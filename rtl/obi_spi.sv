==> flow/design.v <==
module counter #(
    parameter int WORD_WIDTH = 32,
    parameter logic [WORD_WIDTH-1:0] RESET_VALUE = 0
)(
    input  logic clk,
    input  logic rstn,
    input  logic ce,
    output logic [WORD_WIDTH-1:0] count
);
    logic [WORD_WIDTH-1:0] plus_one;
    register #(
        .WORD_WIDTH (WORD_WIDTH),
        .RESET_VALUE(RESET_VALUE)
    ) rvfi_order_reg (
        .clk (clk),
        .rstn(rstn),
        .ce  (ce),
        .in  (plus_one),
        .out (count)
    );
    assign plus_one = count + 1'b1;
endmodule
module register
#(
  parameter int WORD_WIDTH = 1,
  parameter logic [WORD_WIDTH-1:0] RESET_VALUE = 0
)
(
  input  logic                  clk,
  input  logic                  rstn,
  input  logic                  ce,    
  input  logic [WORD_WIDTH-1:0] in,
  output logic [WORD_WIDTH-1:0] out
);
  always_ff @(posedge clk) begin
    if (~rstn)
      out <= RESET_VALUE;
    else if (ce)
      out <= in;
  end
endmodule
module shift_register
#(
  parameter int WORD_WIDTH = 1,
  parameter logic [WORD_WIDTH-1:0] RESET_VALUE = 0
)
(
  input  logic                  clk,
  input  logic                  rstn,
  input  logic                  ce,
  input  logic                  in,
  output logic [WORD_WIDTH-1:0] out
);
  register #(.WORD_WIDTH(WORD_WIDTH), .RESET_VALUE(RESET_VALUE))
  shift_register_inst(
    .clk  (clk),
    .rstn (rstn),
    .ce   (ce),
    .in   ({out[WORD_WIDTH-2:0], in}),
    .out  (out)
  );
endmodule
module obi_spi #(
  parameter int unsigned BASE_ADDR                = 0,
  parameter int unsigned ADDR_WIDTH               = 32,
  parameter int unsigned DATA_WIDTH               = 32,
  parameter int unsigned NUM_SLAVES               = 4,
  parameter int unsigned SCLK_COUNTER_RESET_VALUE = 0,
  parameter int unsigned SPI_DATA_LENGTH          = 8
) (
  input logic clk_i,
  input logic rstn_i,
  input   logic                     obi_areq_i,
  output  logic                     obi_agnt_o,
  input   logic [ADDR_WIDTH-1:0]    obi_aaddr_i,
  input   logic [DATA_WIDTH-1:0]    obi_awdata_i,
  input   logic                     obi_awe_i,
  input   logic [DATA_WIDTH/8-1:0]  obi_abe_i,
  output  logic                     obi_rvalid_o,
  input   logic                     obi_rready_i,
  output  logic [DATA_WIDTH-1:0]    obi_rdata_o,
  output  logic                     obi_rerr_o,    
  output  logic [NUM_SLAVES-1 : 0]  spi_ss_o,
  output  logic                     spi_sclk_o,
  output  logic                     spi_mosi_o,
  input   logic                     spi_miso_i,
  output  logic                     complete_o
);
  localparam int TxDataRegAddrOffset        = BASE_ADDR + 0;
  localparam int RxDataRegAddrOffset        = BASE_ADDR + 4;
  localparam int SpiDivClkRegAddrOffset     = BASE_ADDR + 8;
  localparam int SsRegAddrOffset            = BASE_ADDR + 12;
  localparam int CtrlRegAddrOffset          = BASE_ADDR + 16;
  localparam int CtrlStartWritingBit         = 0;
  localparam int CtrlStartReadingBit         = 1;
  localparam int CtrlBusyBit                 = 2;
  localparam int CtrlTxBufferEmptyBit        = 3;
  localparam int CtrlRxBufferNonEmptyBit     = 4;
  localparam int CtrlCompleteBit             = 5;
  localparam int CtrlStartWritingBitMask     = 1 << CtrlStartWritingBit;
  localparam int CtrlStartReadingBitMask     = 1 << CtrlStartReadingBit;
  localparam int CtrlBusyBitMask             = 1 << CtrlBusyBit;
  localparam int CtrlTxBufferEmptyBitMask    = 1 << CtrlTxBufferEmptyBit;
  localparam int CtrlRxBufferNonEmptyBitMask = 1 << CtrlRxBufferNonEmptyBit;
  localparam int CtrlCompleteBitMask         = 1 << CtrlCompleteBit;
  localparam int SclkMaxValue = SCLK_COUNTER_RESET_VALUE << 1;
  typedef enum reg [1:0] {
    eSPI_IDLE,       
    eSPI_WRITING,    
    eSPI_READING,    
    eSPI_DONE        
    } spi_state_t;
  typedef enum reg [1:0] {
    eOBI_IDLE,        
    eOBI_READING,     
    eOBI_WRITING      
  } obi_state_t;
  logic [SPI_DATA_LENGTH-1:0] tx_data_reg;
  logic [SPI_DATA_LENGTH-1:0] rx_data_reg;
  logic [DATA_WIDTH-1 : 0] spi_div_clk_reg;
  logic [NUM_SLAVES-1 : 0] ss_reg;
  logic ctrl_start_writing_bit;
  logic ctrl_start_reading_bit; 
  logic ctrl_busy_bit;
  logic ctrl_tx_buffer_empty_bit;
  logic ctrl_rx_buffer_non_empty_bit;
  logic ctrl_complete_bit;
  logic ctrl_complete_bit_next, ctrl_complete_bit_write;
  logic [5:0] ctrl_reg_value;
  logic obi_a_fire;
  logic obi_a_write, obi_a_read;
  logic obi_a_write_valid;
  logic obi_started_reading, obi_started_writing, obi_done;
  obi_state_t obi_state, obi_state_next;
  logic [DATA_WIDTH-1 : 0] obi_read_value;
  logic [3:0] spi_data_index;
  logic [DATA_WIDTH-1:0] spi_sclk_counter;
  logic spi_sclk_prev;
  logic spi_sclk_counter_en;
  logic spi_started_writing, spi_stopped_writing, spi_started_reading, spi_stopped_reading, spi_completed;
  spi_state_t spi_state, spi_state_next;
  register ctrl_complete_bit_inst (.clk(clk_i), .rstn(rstn_i), .ce(ctrl_complete_bit_write), .in(ctrl_complete_bit_next), .out(ctrl_complete_bit));
  assign ctrl_complete_bit_write = (obi_a_write && obi_aaddr_i == CtrlRegAddrOffset && obi_abe_i[0]) || spi_state == eSPI_DONE;
  always_comb begin
    ctrl_complete_bit_next = ctrl_complete_bit;
    if(obi_a_write && obi_aaddr_i == CtrlRegAddrOffset && obi_abe_i[0])
      ctrl_complete_bit_next = obi_awdata_i[CtrlCompleteBit];
    else if(spi_state == eSPI_DONE)
      ctrl_complete_bit_next = '1;
  end
  register ctrl_start_reading_bit_inst (.clk (clk_i), .rstn (rstn_i && ~spi_completed), .ce(spi_started_reading), .in(1'b1), .out(ctrl_start_reading_bit));
  register ctrl_start_writing_bit_inst (.clk (clk_i), .rstn (rstn_i && ~spi_completed), .ce(spi_started_writing), .in(1'b1), .out(ctrl_start_writing_bit));
  assign ctrl_reg_value = (
      ({5'b0, ctrl_start_writing_bit} << CtrlStartWritingBit)
    | ({5'b0, ctrl_start_reading_bit} << CtrlStartReadingBit)
    | ({5'b0, ctrl_busy_bit} << CtrlBusyBit)
    | ({5'b0, ctrl_tx_buffer_empty_bit} << CtrlTxBufferEmptyBit)
    | ({5'b0, ctrl_rx_buffer_non_empty_bit} << CtrlRxBufferNonEmptyBit)
    | ({5'b0, ctrl_complete_bit} << CtrlCompleteBit)
    | 6'b0
  );
  shift_register #(
    .WORD_WIDTH(SPI_DATA_LENGTH)
  ) rx_data_reg_inst (
    .clk  (clk_i),
    .rstn (rstn_i),
    .ce   (~spi_sclk_prev && spi_sclk_o && ctrl_start_reading_bit),
    .in   (spi_miso_i),
    .out  (rx_data_reg)
  );
  counter #(
    .WORD_WIDTH(4)
  ) spi_data_index_inst (
      .clk (clk_i),
      .rstn(rstn_i && ~({28'b0, spi_data_index} == SPI_DATA_LENGTH)),
      .ce  (spi_sclk_counter == 0 && ~spi_sclk_o && spi_sclk_prev),
      .count (spi_data_index)
  );
  counter #(
    .WORD_WIDTH(DATA_WIDTH)
  ) spi_sclk_counter_inst (
      .clk (clk_i),
      .rstn(rstn_i && ~(spi_sclk_counter == spi_div_clk_reg) && spi_sclk_counter_en),
      .ce  ((spi_sclk_counter < spi_div_clk_reg) && spi_sclk_counter_en),
      .count (spi_sclk_counter)
  );
  register spi_sclk_prev_inst (.clk(clk_i), .rstn(rstn_i), .ce(clk_i), .in(spi_sclk_o), .out(spi_sclk_prev));
  register spi_sclk_o_inst (.clk(clk_i), .rstn(rstn_i && spi_ss_o < '1), .ce(spi_sclk_counter == spi_div_clk_reg), .in(~spi_sclk_o), .out(spi_sclk_o));
  assign spi_sclk_counter_en = (spi_state == eSPI_WRITING || spi_state == eSPI_READING);
  assign spi_ss_o = ~(ss_reg);
  assign spi_mosi_o = (spi_state == eSPI_IDLE || spi_data_index == SPI_DATA_LENGTH || spi_state == eSPI_DONE || spi_state == eSPI_READING) ? 1'b0 : tx_data_reg[SPI_DATA_LENGTH - 1 - {28'b0, spi_data_index}];
  assign complete_o = ctrl_complete_bit;
  assign spi_started_reading = obi_a_write_valid && obi_aaddr_i == CtrlRegAddrOffset && obi_abe_i[0] && ((obi_awdata_i & CtrlStartReadingBitMask) > '0);
  assign spi_started_writing = obi_a_write_valid && obi_aaddr_i == CtrlRegAddrOffset && obi_abe_i[0] && ((obi_awdata_i & CtrlStartWritingBitMask) > '0);
  assign ctrl_busy_bit = (spi_state == eSPI_READING || spi_state == eSPI_WRITING);
  always_comb begin
    spi_stopped_writing =   spi_state == eSPI_WRITING  && {28'b0, spi_data_index} == SPI_DATA_LENGTH;
    spi_stopped_reading = spi_state == eSPI_READING && {28'b0, spi_data_index} == SPI_DATA_LENGTH;
    spi_completed = spi_state == eSPI_DONE && ~ctrl_complete_bit;
  end
  always_comb begin
    spi_state_next = spi_started_writing                          ? eSPI_WRITING : spi_state;
    spi_state_next = spi_started_reading                          ? eSPI_READING : spi_state_next;
    spi_state_next = (spi_stopped_writing || spi_stopped_reading) ? eSPI_DONE :    spi_state_next;
    spi_state_next = spi_completed                                ? eSPI_IDLE :    spi_state_next;
  end
  register #(.WORD_WIDTH(2), .RESET_VALUE(eSPI_IDLE)) spi_state_inst (.clk(clk_i), .rstn(rstn_i), .ce(clk_i), .in(spi_state_next), .out(spi_state));
  assign obi_rerr_o = 1'b0;
  assign obi_a_fire = obi_areq_i && obi_agnt_o;
  assign obi_a_write = obi_a_fire && obi_awe_i;
  assign obi_a_read = obi_a_fire && ~obi_awe_i;
  assign obi_a_write_valid = obi_a_write && spi_state == eSPI_IDLE && obi_state == eOBI_IDLE;
  register #(
    .WORD_WIDTH(SPI_DATA_LENGTH)
  ) tx_data_reg_inst (
    .clk  (clk_i),
    .rstn (rstn_i),
    .ce   (obi_a_write_valid && obi_aaddr_i == TxDataRegAddrOffset && obi_abe_i[0]),
    .in   (obi_awdata_i[SPI_DATA_LENGTH - 1:0]),
    .out  (tx_data_reg)
  );
  register #(
    .WORD_WIDTH(DATA_WIDTH),
    .RESET_VALUE(SCLK_COUNTER_RESET_VALUE)
  ) spi_div_clk_reg_inst (
    .clk  (clk_i),
    .rstn (rstn_i),
    .ce   (obi_a_write_valid && obi_aaddr_i == SpiDivClkRegAddrOffset && obi_abe_i[0]),
    .in   (obi_awdata_i),
    .out  (spi_div_clk_reg)
  );
  register #(
    .WORD_WIDTH(NUM_SLAVES)
  ) ss_reg_inst (
    .clk  (clk_i),
    .rstn (rstn_i),
    .ce   (obi_a_write_valid && obi_aaddr_i == SsRegAddrOffset && obi_abe_i[0]),
    .in   (obi_awdata_i[NUM_SLAVES-1:0]),
    .out  (ss_reg)
  );
  register #(.WORD_WIDTH(DATA_WIDTH)) obi_rdata_o_inst (.clk(clk_i), .rstn(rstn_i && (obi_a_read || ~obi_done)), .ce(obi_a_read), .in(obi_read_value), .out(obi_rdata_o));
  always_comb begin
    unique case (obi_aaddr_i)
      TxDataRegAddrOffset: obi_read_value = {24'b0, tx_data_reg};
      RxDataRegAddrOffset: obi_read_value = {24'b0, rx_data_reg};
      SpiDivClkRegAddrOffset: obi_read_value = spi_div_clk_reg;
      SsRegAddrOffset: obi_read_value = {28'b0, ss_reg};
      CtrlRegAddrOffset: obi_read_value = {26'b0, ctrl_reg_value};
    endcase
  end
  assign obi_agnt_o = (obi_state == eOBI_IDLE);
  assign obi_rvalid_o = (obi_state == eOBI_READING || obi_state == eOBI_WRITING);
  always_comb begin
    obi_started_reading = obi_state == eOBI_IDLE && obi_a_read;
    obi_started_writing = obi_state == eOBI_IDLE && obi_a_write;
    obi_done            = obi_rvalid_o && obi_rready_i;
  end
  always_comb begin
    obi_state_next = obi_started_reading  ? eOBI_READING : obi_state;
    obi_state_next = obi_started_writing  ? eOBI_WRITING : obi_state_next;
    obi_state_next = obi_done             ? eOBI_IDLE    : obi_state_next;
  end
  register #(.WORD_WIDTH(2), .RESET_VALUE(eOBI_IDLE)) obi_state_inst (.clk(clk_i), .rstn(rstn_i), .ce(clk_i), .in(obi_state_next), .out(obi_state));
endmodule
-- Step by step through the tools: obi_spi
What the tools print for obi_spi, step after step.
Line numbers count from 1 in the design file above.
Not given: -
- top: obi_spi
- clock input: clk_i
- standard-cell library: sky130hd
- library corner: tt_025C_1v80

-- Word level
Source: Yosys, flattened and elaborated, memories not mapped. Widths are those after wreduce. Registers that Yosys merges into a memory's read port (data or address) are not register bits. Print and check cells do not count. Equal cells are merged and count once.
- noted bits in latches: 0
- noted input bits: 74
- memory cells: 0
- noted bits in registers: 129
- elaborated cells: 110
- noted memory bits (writable): 0
- noted word width x clocked read ports: 0
- noted bits in read-only memories: 0
- noted output and inout bits: 42
- divide/modulo/power cells at 0
- bitwise gates (word level): 14
- noted reductions and logical operators: 52
- add/subtract/negate cells: 3
- magnitude comparators: 4
- $mul: 0
- muxes and demuxes at 11
- noted shift operators: 1
- equality and inequality tests: 11
- operators with widths (cell ; number):
    32-bit parallel mux with 5-bit select ; 1
    32-bit by 4-bit == test with 1-bit output with constant B ; 2
    32-bit logical NOT ; 2
    1-bit logical AND ; 34
    32-bit by 1-bit adder with 32-bit output with constant B ; 1
    32-bit by 3-bit == test with 1-bit output with constant B ; 1
    32-bit less-than comparator ; 1
    32-bit == test ; 1
    32-bit by 5-bit == test with 1-bit output with constant B ; 1
    2-bit two-way mux ; 7
    1-bit logical OR ; 8
    1-bit NOT ; 8
    8-bit by 5-bit variable part select with 1-bit output ; 1
    2-bit == test with constant B ; 3
    2-bit AND reduction ; 3
    5-bit by 6-bit OR with 6-bit output ; 1
    3-bit by 4-bit subtractor with 5-bit output with constant A ; 1
    4-bit by 5-bit OR with 5-bit output ; 1
    2-bit by 1-bit == test with 1-bit output with constant B ; 2
    2-bit logical NOT ; 2
    3-bit by 4-bit OR with 4-bit output ; 1
    4-bit by 1-bit adder with 4-bit output with constant B ; 1
    4-bit less-than comparator with constant B ; 1
    4-bit == test with constant B ; 1
    4-bit NOT ; 1
    4-bit nonzero test ; 1
    2-bit by 3-bit OR with 3-bit output ; 1
    3-bit nonzero test ; 1
Other operator kinds: 5; their cells: 7.

-- Longest topological paths
Longest topological path by Yosys (ltp), each cell counted once; first at word level (registers and memories cut), then after technology mapping (sequential cells cut; the memories' decode and read muxes count).
- depth after elaboration at 12
- ABC_AREA: 0
- gate-level depth with buffers: 10
- mapped depth without buffers: 8

-- Mapped cells and area
Source: synth_stat.txt of the flow (Yosys; design flattened, memories mapped). It holds for the ABC_AREA given above (unset counts as 0); a run with the other value may have another netlist.
- cell count: 839
- buffers: 52
- sequential area at 2642.5 µm²
- chip area (Yosys) at 6869.1 µm²
- flip-flops at 132
- cells by type (cell ; number ; area in all (µm²)):
    sky130_fd_sc_hd__dfxtp_1 ; 132 ; 2.64E+03
    sky130_fd_sc_hd__nand2_1 ; 137 ; 514.243
    sky130_fd_sc_hd__ha_1 ; 36 ; 450.432
    sky130_fd_sc_hd__a21oi_1 ; 87 ; 435.418
    sky130_fd_sc_hd__mux2i_1 ; 36 ; 360.346
    sky130_fd_sc_hd__a21boi_0 ; 32 ; 240.23
    sky130_fd_sc_hd__inv_1 ; 49 ; 183.926
    sky130_fd_sc_hd__nand4_1 ; 24 ; 150.144
    sky130_fd_sc_hd__clkbuf_1 ; 37 ; 138.883
    sky130_fd_sc_hd__nor2b_1 ; 22 ; 137.632
    sky130_fd_sc_hd__or4_1 ; 17 ; 127.622
    sky130_fd_sc_hd__nand3_1 ; 24 ; 120.115
    sky130_fd_sc_hd__o31ai_1 ; 16 ; 120.115
    sky130_fd_sc_hd__nor4_1 ; 17 ; 106.352
    sky130_fd_sc_hd__nor3_1 ; 21 ; 105.101
    sky130_fd_sc_hd__o21ai_0 ; 18 ; 90.086
    sky130_fd_sc_hd__nor2_1 ; 22 ; 82.579
    sky130_fd_sc_hd__nand2b_1 ; 13 ; 81.328
Not listed: further types 40, cells in them 99.
By module: a second synthesis without flattening, with its own total; a netlist apart from the flattened one above.
- cells (unflattened synthesis) at 790
- area total of the unflattened synthesis: 7703.6 µm²
Rows give one instance, submodules left out.
- by module (module ; times used ; cells ; sequential area (µm²) ; area (µm²)):
    obi_spi ; 1 ; 277 ; 0.0 ; 2001.9
    register ; 1 ; 103 ; 640.6 ; 1243.7
    register ; 1 ; 103 ; 640.6 ; 1243.7
    register #(WORD_WIDTH=32) ; 1 ; 103 ; 640.6 ; 1243.7
    counter #(WORD_WIDTH=32) ; 1 ; 96 ; 0.0 ; 684.4
    register ; 1 ; 25 ; 160.2 ; 301.5
    register #(WORD_WIDTH=8) ; 1 ; 25 ; 160.2 ; 301.5
    register ; 5 ; 3 ; 20.0 ; 36.3
    register ; 1 ; 13 ; 80.1 ; 156.4
    register #(WORD_WIDTH=4) ; 1 ; 13 ; 80.1 ; 156.4
    register ; 2 ; 6 ; 40.0 ; 72.6
    counter #(WORD_WIDTH=4) ; 1 ; 5 ; 0.0 ; 43.8
    shift_register #(WORD_WIDTH=8) ; 1 ; 0 ; 0.0 ; 0.0

Wiki page: obi_spi / flow data

Below are 2 stored runs of the flow (Yosys, OpenROAD; platform sky130hd) on obi_spi, each with its settings and what was measured, unordered. Constraints: input delay and output delay 20% of the set period each, output load 0.01 pF.
"total power after layout" is the tool's figure for a default switching activity; nothing was simulated.

Run 1

==> flow/run.sh <==
#!/bin/bash
# the make line also repeats the synthesis and layout settings of config.mk as NAME=value (left out here)
make -C /OpenROAD-flow-scripts/flow DESIGN_CONFIG=/design/flow/config.mk WORK_HOME=/design/flow/orfs CLKGATE_MAP_FILE= finish
==> flow/config.mk <==
export PLATFORM = sky130hd
export DESIGN_NAME = obi_spi
export DESIGN_NICKNAME = obi_spi
export VERILOG_FILES = /design/flow/design.v
export SDC_FILE = /design/flow/constraint.sdc
export NUM_CORES = 4
export LEC_CHECK = 0
export CAP_MARGIN = 15
export CELL_PAD_IN_SITES_DETAIL_PLACEMENT = 1
export CORE_ASPECT_RATIO = 1.62
export CORE_MARGIN = 9
export CORE_UTILIZATION = 25
export GPL_ROUTABILITY_DRIVEN = 1
export GPL_TIMING_DRIVEN = 0
export PLACE_DENSITY_LB_ADDON = 0.23
export SLEW_MARGIN = 30
==> flow/constraint.sdc <==
create_clock -name core_clock -period 3.24 [get_ports {clk_i}]
set_input_delay 0.6480 -clock core_clock [delete_from_list [all_inputs] [get_ports {clk_i}]]
set_output_delay 0.6480 -clock core_clock [all_outputs]
set_load 0.01 [all_outputs]

Measured in run 1:
- netlist area reported by Yosys: 6869.1 µm²
- die outline area: 33942.1 µm²
- std-cell area (final layout): 9706.8 µm²
- final design utilization at 36.2%
- worst slack on setup checks: 0.125 ns
- post-route setup TNS: 0.000 ns
- worst hold slack: 0.357 ns
- noted the total power after layout: 0.005785 W

Run 2

==> flow/run.sh <==
#!/bin/bash
# the make line also repeats the synthesis and layout settings of config.mk as NAME=value (left out here)
make -C /OpenROAD-flow-scripts/flow DESIGN_CONFIG=/design/flow/config.mk WORK_HOME=/design/flow/orfs CLKGATE_MAP_FILE= finish
==> flow/config.mk <==
export PLATFORM = sky130hd
export DESIGN_NAME = obi_spi
export DESIGN_NICKNAME = obi_spi
export VERILOG_FILES = /design/flow/design.v
export SDC_FILE = /design/flow/constraint.sdc
export NUM_CORES = 4
export LEC_CHECK = 0
export CAP_MARGIN = 20
export CORE_MARGIN = 2
export CORE_UTILIZATION = 40
export SLEW_MARGIN = 20
==> flow/constraint.sdc <==
create_clock -name core_clock -period 3.83 [get_ports {clk_i}]
set_input_delay 0.7660 -clock core_clock [delete_from_list [all_inputs] [get_ports {clk_i}]]
set_output_delay 0.7660 -clock core_clock [all_outputs]
set_load 0.01 [all_outputs]

Measured in run 2:
- netlist area reported by Yosys: 6869.1 µm²
- die outline area: 18237.2 µm²
- std-cell area (final layout): 9243.9 µm²
- final design utilization at 55.3%
- worst slack on setup checks: 0.480 ns
- post-route setup TNS: 0.000 ns
- worst hold slack: 0.254 ns
- noted the total power after layout: 0.004336 W
